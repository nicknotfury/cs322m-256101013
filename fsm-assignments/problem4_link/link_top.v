==> flow/design.v <==
`timescale 1ns/1ps
module master_fsm(
    input  wire clk,
    input  wire rst,    
    input  wire ack,
    output reg  req,
    output reg  [7:0] data,
    output reg  done
);
    localparam [2:0]
        IDLE        = 3'd0,
        SEND        = 3'd1,
        WAIT_ACK    = 3'd2,
        WAIT_ACK_LO = 3'd3,
        DONE        = 3'd4;
    reg [2:0] state, next_state;
    reg [1:0] byte_idx, next_idx;
    reg [7:0] next_data;
    reg next_req, next_done;
    function [7:0] byte_val(input [1:0] idx);
        case (idx)
            2'd0: byte_val = 8'hA0;
            2'd1: byte_val = 8'hA1;
            2'd2: byte_val = 8'hA2;
            2'd3: byte_val = 8'hA3;
        endcase
    endfunction
    always @* begin
        next_state = state;
        next_idx   = byte_idx;
        next_data  = data;
        next_req   = req;
        next_done  = 1'b0;
        case (state)
            IDLE: begin
                next_idx   = 0;
                next_data  = byte_val(0);
                next_req   = 1'b1;
                next_state = SEND;
            end
            SEND: begin
                next_state = WAIT_ACK;
            end
            WAIT_ACK: begin
                if (ack) begin
                    next_req   = 1'b0;  
                    next_state = WAIT_ACK_LO;
                end
            end
            WAIT_ACK_LO: begin
                if (!ack) begin
                    if (byte_idx == 2'd3) begin
                        next_done  = 1'b1;
                        next_state = DONE;
                    end else begin
                        next_idx   = byte_idx + 1;
                        next_data  = byte_val(byte_idx + 1);
                        next_req   = 1'b1;
                        next_state = SEND;
                    end
                end
            end
            DONE: begin
                next_state = DONE;
            end
        endcase
    end
    always @(posedge clk) begin
        if (rst) begin
            state    <= IDLE;
            byte_idx <= 0;
            data     <= 8'h00;
            req      <= 1'b0;
            done     <= 1'b0;
        end else begin
            state    <= next_state;
            byte_idx <= next_idx;
            data     <= next_data;
            req      <= next_req;
            done     <= next_done;
        end
    end
endmodule
module slave_fsm(
    input  wire clk,
    input  wire rst,
    input  wire req,
    input  wire [7:0] data_in,
    output reg  ack,
    output reg  [7:0] last_byte
);
    localparam [1:0] IDLE=2'd0, ACK1=2'd1, ACK2=2'd2;
    reg [1:0] state, next_state;
    reg [7:0] next_last;
    reg next_ack;
    always @* begin
        next_state = state;
        next_ack   = ack;
        next_last  = last_byte;
        case (state)
            IDLE: begin
                if (req) begin
                    next_last  = data_in;
                    next_ack   = 1'b1;
                    next_state = ACK1;
                end
            end
            ACK1: begin
                next_state = ACK2;
            end
            ACK2: begin
                next_ack   = 1'b0;
                next_state = IDLE;
            end
        endcase
    end
    always @(posedge clk) begin
        if (rst) begin
            state     <= IDLE;
            ack       <= 1'b0;
            last_byte <= 8'h00;
        end else begin
            state     <= next_state;
            ack       <= next_ack;
            last_byte <= next_last;
        end
    end
endmodule
module link_top(
    input  wire clk,
    input  wire rst,
    output wire done
);
    wire req, ack;
    wire [7:0] data;
    wire [7:0] last;
    master_fsm u_master(
        .clk(clk), .rst(rst), .ack(ack),
        .req(req), .data(data), .done(done)
    );
    slave_fsm u_slave(
        .clk(clk), .rst(rst), .req(req), .data_in(data),
        .ack(ack), .last_byte(last)
    );
endmodule
# Reports on link_top

What the tools print for link_top, step after step.
Lines are those of the file above, counted from 1.
Library cell names are shortened.
The mark -- stands for no value.

Top module: link_top
Clock: clk
Cell library: sky130hd
Corner: tt_025C_1v80

# Word-level counts

Counts by Yosys on the flattened word-level netlist (proc, flatten, opt, wreduce; memories kept). Register bits leave out memories and registers merged into their read ports (data or address). Print and check cells are left out. Cells with the same type and inputs are merged into one.

$add $sub $neg: 1
Divide/modulo/power cells: 0
Eq/ne operators: 11
Bitwise operators: 1
Multiply operators: 0
Shift-type cells: 0
Reductions and logical operators: 13
Mux-type cells: 16
Magnitude comparators: 0

Operators with widths:

| operator                                       | count |
| parallel mux 3 bit (select 5 bit)              | 1 |
| 2-to-1 mux 3 bit                               | 3 |
| inequality test 2 bit with constant B          | 3 |
| == test 3 x 2 -> 1 bit with constant B         | 2 |
| AND reduction 3 bit                            | 2 |
| nonzero test 3 bit                             | 2 |
| parallel mux 2 bit (select 3 bit)              | 1 |
| 2-to-1 mux 2 bit                               | 3 |
| nonzero test 5 bit                             | 1 |
| 2-to-1 mux 1 bit                               | 5 |
| == test 2 bit with constant B                  | 2 |
| AND reduction 2 bit                            | 2 |
| nonzero test 2 bit                             | 2 |
| AND reduction 4 bit                            | 1 |
| parallel mux 2 bit (select 2 bit)              | 1 |
| == test 3 x 1 -> 1 bit with constant B         | 1 |
| == test 3 bit with constant B                  | 1 |
| logical NOT 3 bit                              | 1 |
| OR reduction 3 bit                             | 1 |
| parallel mux 1 bit (select 3 bit)              | 1 |
| adder 2 x 1 -> 2 bit with constant B           | 1 |
| == test 2 x 1 -> 1 bit with constant B         | 1 |
| inequality test 2 x 1 -> 1 bit with constant B | 1 |
| logical NOT 2 bit                              | 1 |
| parallel mux 1 bit (select 2 bit)              | 1 |
| NOT 1 bit                                      | 1 |

Memory bits (read-only): 0
Output and inout bits: 1
Cells after elaboration: 48
RAM bits: 0
Memory cells: 0
Clocked read ports x word width: 0
Input port bits: 2
Flip-flop bits (word level): 10
Latch bits: 0

# Depth

Longest topological path by Yosys (ltp), each cell counted once; first at word level (registers and memories cut), then after technology mapping (sequential cells cut; the memories' decode and read muxes count).

Depth after elaboration: 4
ABC_AREA: 0
Depth in mapped cells: 4
Depth with buffers taken out: 4

# Synthesis result

Yosys stat after the flow's synthesis: flattened, memories mapped to cells. It holds for the ABC_AREA given above (unset counts as 0); a run with the other value may have another netlist.
Totals and module areas in this step are rounded.

Buffer cells: 1
Cell area after synthesis: 439.2 um^2
Flip-flops: 12
Sequential area: 240.2 um^2
Cell count: 44

Cells by type:

| cell     | count | area in all (um^2) |
| dfxtp_1  | 12    | 240.23 |
| nor2_1   | 6     | 22.522 |
| a21oi_1  | 4     | 20.019 |
| a221oi_2 | 1     | 15.014 |
| nand3_1  | 3     | 15.014 |
| ha_1     | 1     | 12.512 |
| nor2b_1  | 2     | 12.512 |
| nor3b_2  | 1     | 12.512 |
| or3b_4   | 1     | 11.261 |
| nor4bb_1 | 1     | 10.01 |
| o21ba_2  | 1     | 10.01 |
| nand2b_2 | 1     | 8.758 |
| a21o_1   | 1     | 7.507 |
| nand2_1  | 2     | 7.507 |
| nand2b_1 | 1     | 6.256 |
| or3_1    | 1     | 6.256 |
| nor3_1   | 1     | 5.005 |
| o21ai_0  | 1     | 5.005 |

Other cell types: 3; their cells: 3.
The figures by module come from a second, unflattened synthesis with its own total; it is not the netlist above.

Cell total of the unflattened synthesis: 89
Area (unflattened synthesis): 792.0 um^2

Each row is one instance without its submodules.

By module:

| module     | cells | seq. area (um^2) | times used | area (um^2) |
| slave_fsm  | 48    | 240.2            | 1          | 407.9 |
| master_fsm | 41    | 180.2            | 1          | 384.1 |
| link_top   | 0     | 0.0              | 1          | 0.0 |

# Timing after synthesis

Source: OpenSTA report_checks on the synthesized netlist (no wires, ideal clock, input and output delay 20% of the period each), path of least setup slack; recovery checks are left aside. Register names are those of the netlist, which keeps one name where synthesis merged equal registers.

Kind: register to register
From: register u_master.byte_idx[0]
To: register u_master.req
Delay of the path: 1.346 ns
Stages on the path: 5
Library setup time: 0.086 ns
Buffers on the path: 0
Clock period: 1.54 ns
Time at the first pin: 0.000 ns
Data arrival time: 1.260 ns
Path slack: 0.194 ns
Required time: 1.454 ns
Synthesis period reached: 1.346 ns

"delay of the path" is the arrival time less input delay plus setup time.
"stages on the path" counts driving pins, that of a launching flip-flop among them; a cell with two outputs on the path counts twice.
"synthesis period reached" = period - worst setup slack (recovery checks aside). The figure is calculated, with input and output delays left at 20% of the set period.
The rows between start and end are the longest chain of elaborated cells between them; the timing report does not say that the signal goes this way. Where chains are equally long, one stands for them.
Each line given opens the expression or statement behind the cell; cells for indexed reads and writes are added by Yosys, which also makes memories of some case tables.

Cells stage by stage: dfxtp_1 ha_1 or3b_4 a21o_1 a221oi_2
Length of the longest elaborated chain: 4
Elaborated cells on any way between the ends: 6
RTL lines with such cells: 3
Classes of those cells: eq/ne (2); mux (3); reduce/logical (1)

Ends and longest elaborated chain, after synthesis:

| what                              | line | text |
| from (decl)                       | 17   | `reg [1:0] byte_idx, next_idx;` |
| from (assign)                     | 71   | `byte_idx <= 0;` |
| from (assign)                     | 77   | `byte_idx <= next_idx;` |
| == test 2 bit                     | 52   | `if (byte_idx == 2'd3) begin` |
| 2-to-1 mux 1 bit                  | 52   |  |
| 2-to-1 mux 1 bit                  | 51   | `if (!ack) begin` |
| parallel mux 1 bit (select 3 bit) | 34   | `case (state)` |
| to (assign)                       | 73   | `req      <= 1'b0;` |
| to (assign)                       | 79   | `req      <= next_req;` |
| to (decl)                         | 6    | `output reg  req,` |

# Worst path after layout

From the final timing report of entry A: the path of least setup slack in the routed layout; clock arrival at registers is part of the times.

Kind: register to register
From: register u_master.byte_idx[1]
To: register u_master.byte_idx[0]
Library setup time: 0.09 ns
Path slack: -0.35 ns
Clock period: 1.0 ns
Required time: 1.17 ns
Data arrival time: 1.53 ns
Time at the first pin: 0.27 ns
Stages on the path: 7
Buffers on the path: 2

The rows between start and end are the longest chain of elaborated cells between them; the timing report does not say that the signal goes this way. Where chains are equally long, one stands for them.

Cells stage by stage: dfxtp_2 ha_4 or3b_4 buf_4 buf_6 nand3_1 a21oi_1
Length of the longest elaborated chain: 4
Elaborated cells on any way between the ends: 6
RTL lines with such cells: 3
Classes of those cells: eq/ne (2); mux (3); reduce/logical (1)

Ends and longest elaborated chain, after layout:

| what                              | line | text |
| from (decl)                       | 17   | `reg [1:0] byte_idx, next_idx;` |
| from (assign)                     | 71   | `byte_idx <= 0;` |
| from (assign)                     | 77   | `byte_idx <= next_idx;` |
| == test 2 bit                     | 52   | `if (byte_idx == 2'd3) begin` |
| 2-to-1 mux 2 bit                  | 52   |  |
| 2-to-1 mux 2 bit                  | 51   | `if (!ack) begin` |
| parallel mux 2 bit (select 2 bit) | 34   | `case (state)` |
| to (assign)                       | 71   |  |
| to (assign)                       | 77   |  |
| to (decl)                         | 17   |  |

Appendix: measured runs

Top module link_top; platform sky130hd; tools Yosys and OpenROAD; 2 stored runs in no particular order. Input and output delays are each 20% of the period that was set; the output load is 0.01 pF.
"period achieved": clock period set for the run, less the worst setup slack. It is reckoned from that one timing run; input and output delays stay at 20% of the period that was set.
"worst path time" means the part of the period allowed to the worst setup path (the constraints hold back 20% at inputs and 20% at outputs) less its slack; where the path has registers, the arrival times of their clocks count too.
"total power of the final layout" rests on the timing tool's default activity at the inputs, not on a simulated workload.
Measured values are rounded.
Settings: n/a = not set for that run.

| item                                   | entry A              | entry B            |
| period_ns                              | 1.0                  | 1.89               |
| CORE_UTILIZATION                       | 44                   | 40                 |
| PLACE_DENSITY                          | 0.57                 | n/a                |
| CORE_MARGIN                            | 4                    | 2                  |
| CELL_PAD_IN_SITES_GLOBAL_PLACEMENT     | 2                    | n/a                |
| GPL_TIMING_DRIVEN                      | 1                    | n/a                |
| CTS_CLUSTER_SIZE                       | 18                   | n/a                |
| CTS_CLUSTER_DIAMETER                   | 319                  | n/a                |
| CAP_MARGIN                             | 5                    | 20                 |
| MAX_ROUTING_LAYER                      | met4                 | n/a                |
| SLEW_MARGIN                            | 20                   | 20                 |
| total power of the final layout (µW)   | 963.3                | 467.2              |
| worst slack on setup checks (ns)       | -0.352               | 0.425              |
| utilization (%)                        | 66.2                 | 51.3               |
| area of the synthesized netlist (um^2) | 439.2                | 439.2              |
| setup TNS (ns)                         | -1.218               | 0.000              |
| worst path time (ns)                   | 1.35                 | 1.09               |
| kind of the worst setup path           | register to register | register to output |
| period achieved (ns)                   | 1.352                | 1.465              |
| full die area (um^2)                   | 1567                 | 1379               |
| smallest hold slack (ns)               | 0.456                | 0.450              |
